==> flow/design.v <==
module sdram (
	inout  reg [15:0]	sd_data,     
	output reg [12:0]	sd_addr,     
	output reg [1:0] 	sd_dqm,      
	output reg [1:0] 	sd_ba,       
	output 				sd_cs,       
	output 				sd_we,       
	output 				sd_ras,      
	output 				sd_cas,      
	input 		 		init_n,			 
	input 		 		clk,			 
	input					clkref,		 
	input [7:0]  		din,			 
	output [15:0]      dout,			 
	input aux,
	input [24:0]   	addr,        
	input 		 		we           
);
localparam RASCAS_DELAY   = 3'd2;    
localparam BURST_LENGTH   = 3'b000;  
localparam ACCESS_TYPE    = 1'b0;    
localparam CAS_LATENCY    = 3'd3;    
localparam OP_MODE        = 2'b00;   
localparam NO_WRITE_BURST = 1'b1;    
localparam MODE = { 3'b000, NO_WRITE_BURST, OP_MODE, CAS_LATENCY, ACCESS_TYPE, BURST_LENGTH}; 
localparam STATE_IDLE      = 3'd0;    
localparam STATE_CMD_START = 3'd0;    
localparam STATE_CMD_CONT  = STATE_CMD_START  + RASCAS_DELAY;  
localparam STATE_READ      = STATE_CMD_CONT + CAS_LATENCY + 4'd1;    
localparam STATE_LAST      = 3'd7;    
assign dout = sd_data;
reg [3:0] q  ;
always @(posedge clk) begin
   if(((q == 13) && ( clkref == 0)) ||
		((q ==  0) && ( clkref == 1)) ||
      ((q != 13) && (q != 0))) begin
			if( q != 13)
				q <= q + 4'd1;
			else
				q <= 4'd0;
		end
end
reg [4:0] reset;
always @(posedge clk, negedge init_n) begin
	if(!init_n)	reset <= 5'h1f;
	else if((q == STATE_LAST) && (reset != 0))
		reset <= reset - 5'd1;
end
localparam CMD_INHIBIT         = 4'b1111;
localparam CMD_NOP             = 4'b0111;
localparam CMD_ACTIVE          = 4'b0011;
localparam CMD_READ            = 4'b0101;
localparam CMD_WRITE           = 4'b0100;
localparam CMD_BURST_TERMINATE = 4'b0110;
localparam CMD_PRECHARGE       = 4'b0010;
localparam CMD_AUTO_REFRESH    = 4'b0001;
localparam CMD_LOAD_MODE       = 4'b0000;
reg [3:0] sd_cmd;    
assign sd_cs  = sd_cmd[3];
assign sd_ras = sd_cmd[2];
assign sd_cas = sd_cmd[1];
assign sd_we  = sd_cmd[0];
always @(posedge clk) begin
	sd_cmd <= CMD_INHIBIT;   
	sd_data <= 16'bZ;
	if(reset != 0) begin
		if(q == STATE_CMD_START) begin
			if(reset == 13) begin
				sd_cmd <= CMD_PRECHARGE;
				sd_addr[10] <= 1'b1;       
			end
			if(reset == 2) begin
				sd_cmd <= CMD_LOAD_MODE;
				sd_addr <= MODE;
			end
		end
	end else begin
		if(q == STATE_CMD_START) begin
			sd_cmd <= CMD_ACTIVE;
			sd_addr <= addr[21:9];
			sd_ba <= addr[23:22];
			if(!we) sd_dqm <= 2'b00;
			else    sd_dqm <= { ~aux, aux };
		end
		if(q == STATE_CMD_CONT) begin
			sd_cmd <= we?CMD_WRITE:CMD_READ;
			if (we) sd_data <= {din, din};
			sd_addr <= { 4'b0010, addr[8:0] };   
		end
		if(q == 8)
			sd_cmd <= CMD_AUTO_REFRESH;
	end
end
endmodule
======== Reports on sdram ========
Tool output for the design above, in the order of the flow.
Line numbers count from 1 in the design file above.
A cell with n/a has no value.
set-up
  design top .............................. sdram
  clock port .............................. clk
  standard-cell library ................... sky130hd
  library corner .......................... tt_025C_1v80

======== After elaboration ========
Counts by Yosys on the flattened word-level netlist (proc, flatten, opt, wreduce; memories kept). Register bits leave out memories and registers merged into their read ports (data or address). Print and check cells are left out. Cells with the same type and inputs are merged into one.
word-level totals
  bits in registers ....................... 46
  bits of input ports ..................... 38
  output and inout port bits .............. 53
  elaborated cells ........................ 63
cells by class
  add/subtract/negate cells ............... 2
  equality and inequality tests ........... 10
  muxes and demuxes ....................... 27
  bitwise gates (word level) .............. 3
  reductions and logical operators ........ 13
operators by type and width
  kind                                                    number
  2-to-1 mux 10 bit                                       5
  2-to-1 mux 16 bit                                       3
  2-to-1 mux 4 bit                                        7
  2-to-1 mux 2 bit                                        5
  equality test 4 bit (second input constant)             2
  2-to-1 mux 1 bit                                        7
  AND reduction 3 bit                                     2
  subtractor 5 x 1 -> 5 bit (second input constant)       1
  equality test 5 x 2 -> 1 bit (second input constant)    1
  equality test 5 x 4 -> 1 bit (second input constant)    1
  nonzero test 5 bit                                      1
  logical AND 1 bit                                       4
  inequality test 2 x 1 -> 1 bit (second input constant)  2
  adder 4 x 1 -> 4 bit (second input constant)            1
  equality test 4 x 2 -> 1 bit (second input constant)    1
  equality test 4 x 3 -> 1 bit (second input constant)    1
  inequality test 4 bit (second input constant)           1
  logical NOT 4 bit                                       1
  nonzero test 4 bit                                      1
  NOT 1 bit                                               3
  inequality test 3 x 1 -> 1 bit (second input constant)  1
  logical OR 1 bit                                        2
  AND reduction 2 bit                                     1
  nonzero test 2 bit                                      1

======== Logic depth ========
Longest topological path by Yosys (ltp), each cell counted once; first at word level (registers and memories cut), then after technology mapping (sequential cells cut; the memories' decode and read muxes count).
depth
  depth after elaboration ................. 5
  ABC_AREA ................................ 0
  mapped depth ............................ 6
  gate-level depth less buffers ........... 5

======== Netlist ========
Yosys stat after the flow's synthesis: flattened, memories mapped to cells. It holds for the ABC_AREA given above (unset counts as 0); a run with the other value may have another netlist.
cell types
  cell                        number  total area (um^2)
  sky130_fd_sc_hd__edfxtp_1   21      630.605
  sky130_fd_sc_hd__dfxtp_1    12      240.23
  sky130_fd_sc_hd__buf_4      24      180.173
  sky130_fd_sc_hd__dfstp_2    5       131.376
  sky130_fd_sc_hd__nand2_1    24      90.086
  sky130_fd_sc_hd__ha_1       7       87.584
  sky130_fd_sc_hd__a21oi_1    13      65.062
  sky130_fd_sc_hd__a2111oi_4  1       27.526
  sky130_fd_sc_hd__xnor2_1    3       26.275
  sky130_fd_sc_hd__nand3_1    5       25.024
  sky130_fd_sc_hd__inv_1      6       22.522
  sky130_fd_sc_hd__nor3b_1    3       22.522
  sky130_fd_sc_hd__mux2i_1    2       20.019
  sky130_fd_sc_hd__nor3_1     4       20.019
  sky130_fd_sc_hd__and3_1     3       18.768
  sky130_fd_sc_hd__nor2_1     5       18.768
  sky130_fd_sc_hd__nor2b_1    3       18.768
  sky130_fd_sc_hd__buf_2      3       15.014
Not listed: further types 20, cells in them 21.
mapped netlist
  cell count .............................. 165
  chip area (Yosys) ....................... 1823.0 um^2
  sequential area ......................... 1002.2 um^2
  flip-flop cells ......................... 38
  buffers ................................. 30

======== Path before layout ========
OpenSTA on the mapped netlist: ideal clock, no wires. The path of least setup slack (recovery checks aside). Input and output delay are each 20% of the period. Register names are those of the netlist, which keeps one name where synthesis merged equal registers.
timing post-synthesis
  path kind ............................... register -> register
  from .................................... reg q[0]
  to ...................................... reg sd_addr[0]
  clock period ............................ 2250 ps
  setup time .............................. 385 ps
  time at the first pin ................... 0 ps
  arrival time ............................ 1781 ps
  data required time ...................... 1865 ps
  slack ................................... 84 ps
  delay of the path ....................... 2166 ps
  stages .................................. 6
  path buffers ............................ 0
  period reached after synthesis .......... 2166 ps
"delay of the path" is the arrival time less input delay plus setup time.
"stages": output pins that drive a net of the path, with the launching flip-flop's if there is one; two outputs of one cell count as two.
"period reached after synthesis" = period - worst setup slack (recovery checks aside). The figure is calculated, with input and output delays left at 20% of the set period.
The rows between start and end are the longest chain of elaborated cells between them; the timing report does not say that the signal goes this way. Where chains are equally long, one stands for them.
Each line given opens the expression or statement behind the cell; cells for indexed reads and writes are added by Yosys, which also makes memories of some case tables.
A register here has more assigning lines than the two given.
The path ends at the enable pin of a flip-flop; only ways to that pin are counted.
between the ends, post-synthesis
  cells stage by stage .................... sky130_fd_sc_hd__edfxtp_1 -> sky130_fd_sc_hd__inv_1 -> sky130_fd_sc_hd__ha_1 -> sky130_fd_sc_hd__nor3b_1 -> sky130_fd_sc_hd__o21ai_0 -> sky130_fd_sc_hd__a21oi_1
  length of the longest elaborated chain .. 3
  elaborated cells on any way between the ends .. 5
  those cells by class .................... eq/ne (2); reduce/logical (3)
ends and longest elaborated chain, post-synthesis
  what                 RTL line  RTL
  from (decl)          32        reg [3:0] q  ;
  from (assign)        38        q <= q + 4'd1;
  from (assign)        40        q <= 4'd0;
  logical NOT 4 bit    78        if(q == STATE_CMD_START) begin
  nonzero test 2 bit   n/a
  AND reduction 3 bit  n/a
  to (assign)          80        sd_addr <= addr[21:9];
  to (assign)          88        sd_addr <= { 4'b0010, addr[8:0] };
  to (decl)            3         output reg [12:0] sd_addr,

======== Worst path after layout ========
Path of least setup slack in the final report of entry B (OpenROAD, finished layout, wires in). Where an end is a register, its clock arrival counts in the times.
The report prints the path's times to 10 ps; the period is as set.
timing post-layout
  path kind ............................... register -> register
  from .................................... reg reset[0]
  to ...................................... reg sd_ba[1]
  clock period ............................ 3960 ps
  setup time .............................. 360 ps
  time at the first pin ................... 290 ps
  arrival time ............................ 2420 ps
  data required time ...................... 3890 ps
  slack ................................... 1470 ps
  stages .................................. 5
  path buffers ............................ 0
The rows between start and end are the longest chain of elaborated cells between them; the timing report does not say that the signal goes this way. Where chains are equally long, one stands for them.
between the ends, post-layout
  cells stage by stage .................... sky130_fd_sc_hd__dfstp_2 -> sky130_fd_sc_hd__inv_1 -> sky130_fd_sc_hd__ha_1 -> sky130_fd_sc_hd__or4b_1 -> sky130_fd_sc_hd__nor3_1
  length of the longest elaborated chain .. 3
  elaborated cells on any way between the ends .. 3
  those cells by class .................... logic (1); reduce/logical (2)
ends and longest elaborated chain, post-layout
  what                 RTL line  RTL
  from (decl)          43        reg [4:0] reset;
  from (assign)        45        if(!init_n) reset <= 5'h1f;
  from (assign)        47        reset <= reset - 5'd1;
  nonzero test 5 bit   66        if(reset != 0) begin
  NOT 1 bit            n/a
  AND reduction 2 bit  n/a
  to (assign)          81        sd_ba <= addr[23:22];
  to (decl)            5         output reg [1:0] sd_ba,

Settings and measured results of 2 stored flow runs for module sdram (sky130hd), not sorted in any way. The constraints put input and output delay at 20% of the set period each and load the outputs with 0.01 pF.
"clock period achieved": clock period set for the run, less the worst setup slack. It is reckoned from that one timing run; input and output delays stay at 20% of the period that was set.
By "time used up by the worst setup path" is meant the share of the clock period that the worst setup path is allowed (20% is reserved at inputs, 20% at outputs), minus its slack. Clock arrival times at its registers enter into it.
"total power after layout": no workload was simulated; the value follows from the tool's default switching activity.
"time used up by the worst setup path" is given in steps of 10 ps.

---- entry A ----
settings
  period_ns = 2.29
  CORE_UTILIZATION = 70
  SETUP_SLACK_MARGIN = 0.04
  PLACE_DENSITY_LB_ADDON = 0.16
  CORE_ASPECT_RATIO = 1.39
  GPL_TIMING_DRIVEN = 0
  SLEW_MARGIN = 40
  MIN_ROUTING_LAYER = met1
  CAP_MARGIN = 20
  CORE_MARGIN = 2
results
  unfinished; error FLW-0024 in placement

---- entry B ----
settings
  period_ns = 3.96
  CAP_MARGIN = 20
  CORE_MARGIN = 2
  CORE_UTILIZATION = 40
  SLEW_MARGIN = 20
results
  lowest hold slack ....................... 512 ps
  area inside the die boundary ............ 5113.7 um^2
  post-route utilization .................. 58.2 %
  sum of negative setup slack ............. 0 ps
  time used up by the worst setup path .... 2490 ps
  worst path kind ......................... register -> register
  synthesis area .......................... 1823.0 um^2
  smallest setup slack .................... 1469 ps
  total power after layout ................ 0.001511 W
  standard-cell area after routing ........ 2552.4 um^2
  clock period achieved ................... 2491 ps
